==> flow/design.v <==
`timescale 1ns / 1ps
module comparador_temp(
    input logic signed [10:0] temp_entrada,      
    output logic es_bajo,                        
    output logic es_alto                         
);
    parameter TEMP_BAJO = 180;    
    parameter TEMP_ALTO = 259;    
    assign es_bajo = (temp_entrada < TEMP_BAJO);  
    assign es_alto = (temp_entrada > TEMP_ALTO);  
endmodule
`timescale 1ns / 1ps
module estado_temp(
    input logic clk,                            
    input logic arst_n,                         
    input logic signed [10:0] temp_registrado,  
    input logic per_bajo,                       
    input logic per_alto,                       
    output logic alerta,                        
    output logic calefactor,                    
    output logic ventilador,                    
    output logic [1:0] estado_actual            
);
    parameter TEMP_BAJO = 180;  
    parameter TEMP_ALTO = 259;  
    typedef enum logic [1:0] {NORMAL=2'b00, BAJO=2'b01, ALTO=2'b10, ALERTA=2'b11} estado_t;
    estado_t estado;  
    always_ff @(posedge clk, negedge arst_n) begin
        if (!arst_n) begin
            estado      <= NORMAL;     
        end else begin
            case (estado)
                NORMAL: begin
                    if (temp_registrado < TEMP_BAJO) estado <= BAJO;    
                    else if (temp_registrado > TEMP_ALTO) estado <= ALTO; 
                end
                BAJO: begin  
                    if (per_bajo) begin    
                        estado <= ALERTA;
                    end else if (temp_registrado >= TEMP_BAJO && temp_registrado <= TEMP_ALTO) begin
                        estado <= NORMAL;                         
                    end else if (temp_registrado > TEMP_ALTO) begin
                        estado <= ALTO;
                    end 
                end
                ALTO: begin    
                    if (per_alto)begin
                        estado <= ALERTA;
                    end else if (temp_registrado >= TEMP_BAJO && temp_registrado <= TEMP_ALTO) begin
                        estado <= NORMAL;
                    end else if (temp_registrado < TEMP_BAJO) begin
                        estado <= BAJO;
                    end 
                end
                ALERTA: begin  
                    if (temp_registrado >= TEMP_BAJO && temp_registrado <= TEMP_ALTO) begin 
                        estado <= NORMAL;
                    end else if (temp_registrado < TEMP_BAJO && !per_bajo) begin
                        estado <= BAJO;  
                    end else if (temp_registrado > TEMP_ALTO && !per_alto) begin
                        estado <= ALTO;   
                    end 
                end
                default: begin       
                    estado <= NORMAL;
                end
            endcase
        end
    end
    always_comb begin
        calefactor = 1'b0;
        ventilador = 1'b0;
        case (estado)
            ALERTA: begin
                if (temp_registrado < TEMP_BAJO)
                    calefactor = 1'b1;     
                else if (temp_registrado > TEMP_ALTO)
                    ventilador = 1'b1;     
            end
            default: begin  
            calefactor = 1'b0;
            ventilador = 1'b0;
            end
        endcase
    end
    assign alerta = (estado == ALERTA);  
    assign estado_actual = estado;       
endmodule
`timescale 1ns / 1ps
module monitoreo_top(
    input  logic clk,                         
    input  logic arst_n,                      
    input  logic signed [10:0] temp_entrada,  
    output logic alerta,                      
    output logic calefactor,                  
    output logic ventilador,                  
    output logic [1:0]estado_actual,          
    output logic [2:0] cont_bajo,             
    output logic [2:0] cont_alto              
 );
    logic es_bajo_int, es_alto_int;            
    logic per_bajo_int, per_alto_int;          
    comparador_temp compara1 (
        .temp_entrada        (temp_entrada),
        .es_bajo             (es_bajo_int),
        .es_alto             (es_alto_int)
    );
    persistencia_ctr #(.N(5)) u_persistencia (
        .clk            (clk),
        .arst_n         (arst_n),
        .es_bajo        (es_bajo_int),
        .es_alto        (es_alto_int),
        .cont_bajo      (cont_bajo),
        .cont_alto      (cont_alto),
        .per_bajo       (per_bajo_int),
        .per_alto       (per_alto_int)
    );
    estado_temp fsm1 (
        .clk                 (clk),
        .arst_n              (arst_n),
        .temp_registrado     (temp_entrada),
        .per_bajo            (per_bajo_int),                
        .per_alto            (per_alto_int),                 
        .alerta              (alerta),
        .calefactor          (calefactor),
        .ventilador          (ventilador),
        .estado_actual       (estado_actual)
    );
endmodule
`timescale 1ns / 1ps
module persistencia_ctr #(parameter N = 5)(
    input  logic clk,                
    input  logic arst_n,             
    input  logic es_bajo,            
    input  logic es_alto,            
    output logic [2:0] cont_bajo,    
    output logic [2:0] cont_alto,    
    output logic per_bajo,           
    output logic per_alto            
);
    always_ff @(posedge clk, negedge arst_n) begin
        if (!arst_n) begin
            cont_bajo <= 3'd0;
            cont_alto <= 3'd0;
        end else begin
            if (es_bajo) begin
                if (cont_bajo < N) 
                    cont_bajo <= cont_bajo + 1;
            end else begin
                cont_bajo <= 3'd0;
            end
            if (es_alto) begin
                if (cont_alto< N) 
                    cont_alto <= cont_alto + 1;
            end else begin
                cont_alto <= 3'd0;
            end
        end         
    end
    assign per_bajo= (cont_bajo >= N-1) && es_bajo;
    assign per_alto= (cont_alto >= N-1) && es_alto;
endmodule
# ---- From RTL to reports: monitoreo_top
# What the tools print for monitoreo_top, step after step.
# Lines are those of the file above, counted from 1.
# Operators carry their Yosys type and port widths (W data, S select, Z words).
# Library cell names are shortened.
# Not given: -
dict set report setup {
  top {monitoreo_top}
  clock {clk}
  cell_library {sky130hd}
  pvt_corner {tt_025C_1v80}
}

# ---- After elaboration
# Counts by Yosys on the flattened word-level netlist (proc, flatten, opt, wreduce; memories kept). Register bits leave out memories and registers merged into their read ports (data or address). Print and check cells are left out. Cells with the same type and inputs are merged into one.
dict set report bits {
  register_bits 8
  output_inout_bits 11
  elab_cells 50
}
dict set report op_classes {
  add_sub_neg 2
  cmp 8
  n_eq 7
  muxes 20
  reduce_logical 10
}
# operator count
set ops {}
lappend ops {{$mux W2} 10}
lappend ops {{$mux W3} 4}
lappend ops {{$gt A11 B10 Y1 const B} 1}
lappend ops {{$le A11 B10 Y1 const B} 1}
lappend ops {{$ge A11 B9 Y1 const B} 1}
lappend ops {{$lt A11 B9 Y1 const B} 1}
lappend ops {{$pmux W2 S4} 1}
lappend ops {{$add A3 B1 Y3 const B} 2}
lappend ops {{$ge A3 B3 Y1 const B} 2}
lappend ops {{$lt A3 B3 Y1 const B} 2}
lappend ops {{$logic_and A1 B1 Y1} 5}
lappend ops {{$mux W1} 5}
lappend ops {{$eq A2 B2 Y1 const B} 2}
lappend ops {{$ne A2 B2 Y1 const B} 2}
lappend ops {{$ne A4 B1 Y1 const B} 1}
lappend ops {{$ne A4 B2 Y1 const B} 1}
lappend ops {{$reduce_bool A4 Y1} 1}
lappend ops {{$reduce_and A3 Y1} 1}
lappend ops {{$logic_not A1 Y1} 2}
lappend ops {{$eq A2 B1 Y1 const B} 1}
lappend ops {{$logic_not A2 Y1} 1}

# ---- Depth
# Yosys ltp: most cells in a row. Word level: on the elaborated netlist, between registers, memories and ports. Mapped: between sequential cells and ports; inverters and the memories' decode and read muxes count.
dict set report logic_depth {
  ltp_word 8
  ABC_AREA 0
  ltp_mapped 6
}

# ---- Netlist
# Yosys stat after the flow's synthesis: flattened, memories mapped to cells. It holds for the ABC_AREA given above (unset counts as 0); a run with the other value may have another netlist.
dict set report mapped {
  mapped_cells 78
  area_um2 665.6
  seq_area_um2 200.2
  ffs 8
  buffers 4
}
# cell count type_area_um2
set types {}
lappend types {dfrtp_1 8 200.192}
lappend types {ha_1 6 75.072}
lappend types {nor2_1 10 37.536}
lappend types {nor3_1 7 35.034}
lappend types {a211oi_1 3 22.522}
lappend types {a22oi_1 3 22.522}
lappend types {a211oi_4 1 20.019}
lappend types {o21ai_0 4 20.019}
lappend types {inv_1 5 18.768}
lappend types {nand2_1 5 18.768}
lappend types {a211o_1 2 17.517}
lappend types {o32ai_2 1 16.266}
lappend types {a21oi_1 3 15.014}
lappend types {and2_1 2 12.512}
lappend types {nor4_2 1 12.512}
lappend types {buf_6 1 11.261}
lappend types {a222oi_1 1 10.01}
lappend types {a311o_1 1 10.01}
# Not listed: further types 12, cells in them 14.
# The figures by module come from a second, unflattened synthesis with its own total; it is not the netlist above.
dict set report unflattened {
  hier_cells 56
  hier_area_um2 500.5
}
# Rows give one instance, submodules left out.
# module n_inst n_cells mod_area_um2
set by_module {}
lappend by_module {{persistencia_ctr (N=5)} 1 28 290.3}
lappend by_module {estado_temp 1 20 161.4}
lappend by_module {comparador_temp 1 8 48.8}
lappend by_module {monitoreo_top 1 0 0.0}

# ---- Path before layout
# Source: OpenSTA report_checks on the synthesized netlist (no wires, ideal clock, input and output delay 20% of the period each), path of least setup slack; recovery checks are left aside. Register names are those of the netlist, which keeps one name where synthesis merged equal registers.
dict set report synth_path {
  path_kind {flip-flop to flip-flop}
  start {register fsm1.estado[0]}
  end {register fsm1.estado[0]}
  clock_period_ps 1620
  t_first_pin_ps 0
  arrival_ps 1543
  slack_ps -45
  path_delay_ps 1665
  driving_pins 7
  period_less_setup_slack_ps 1665
}
# "path_delay_ps" is the arrival time less input delay plus setup time.
# "driving_pins": output pins that drive a net of the path, with the launching flip-flop's if there is one; two outputs of one cell count as two.
# "period_less_setup_slack_ps" = period - worst setup slack (recovery checks aside). The figure is calculated, with input and output delays left at 20% of the set period.
# The rows between start and end are the longest chain of elaborated cells between them; the timing report does not say that the signal goes this way. Where chains are equally long, one stands for them.
# Each line given opens the expression or statement behind the cell; cells for indexed reads and writes are added by Yosys, which also makes memories of some case tables.
# At most two assigning lines are given for a register; there are more.
dict set report synth_via {
  cell_sequence {dfrtp_1 > inv_1 > ha_1 > buf_1 > nand2b_1 > a311o_1 > a32o_1}
  elab_chain_cells 4
  cone_cells 13
}
# element line_no
set synth_lines {}
lappend synth_lines {{start, declared} 27} ;# estado_t estado;
lappend synth_lines {{start, assigned} 30} ;# estado      <= NORMAL;
lappend synth_lines {{start, assigned} 34} ;# if (temp_registrado < TEMP_BAJO) estado <= BAJO;
lappend synth_lines {{$mux W2} 42} ;# end else if (temp_registrado > TEMP_ALTO) begin
lappend synth_lines {{$mux W2} 40} ;# end else if (temp_registrado >= TEMP_BAJO && temp_registrado <= TEMP_ALTO) begin
lappend synth_lines {{$mux W2} 38} ;# if (per_bajo) begin
lappend synth_lines {{$pmux W2 S4} 32} ;# case (estado)
lappend synth_lines {{end, assigned} 30}
lappend synth_lines {{end, assigned} 34}
lappend synth_lines {{end, declared} 27}

# monitoreo_top: 2 stored runs of the Yosys and OpenROAD flow on sky130hd. The settings differ; the order carries no meaning. The constraints put input and output delay at 20% of the set period each and load the outputs with 0.01 pF.
run="run 1" settings period_ns=1.16 CORE_UTILIZATION=63 PLACE_DENSITY_LB_ADDON=0.29 CORE_ASPECT_RATIO=0.83 CELL_PAD_IN_SITES_DETAIL_PLACEMENT=2 CTS_CLUSTER_SIZE=22 MIN_ROUTING_LAYER="met1" CAP_MARGIN=20 CORE_MARGIN=2 SLEW_MARGIN=20
run="run 1" outcome="not finished: floorplanning ended with error PDN-0185"
run="run 2" settings period_ns=2.32 CORE_UTILIZATION=63 SETUP_SLACK_MARGIN=0.28 PLACE_DENSITY=0.64 CORE_ASPECT_RATIO=1.04 CORE_MARGIN=2 CELL_PAD_IN_SITES_GLOBAL_PLACEMENT=2 ABC_AREA=0 GPL_TIMING_DRIVEN=1 CTS_CLUSTER_DIAMETER=301 CAP_MARGIN=10 SLEW_MARGIN=20
run="run 2" outcome="not finished: placement ended with error GPL-0301"
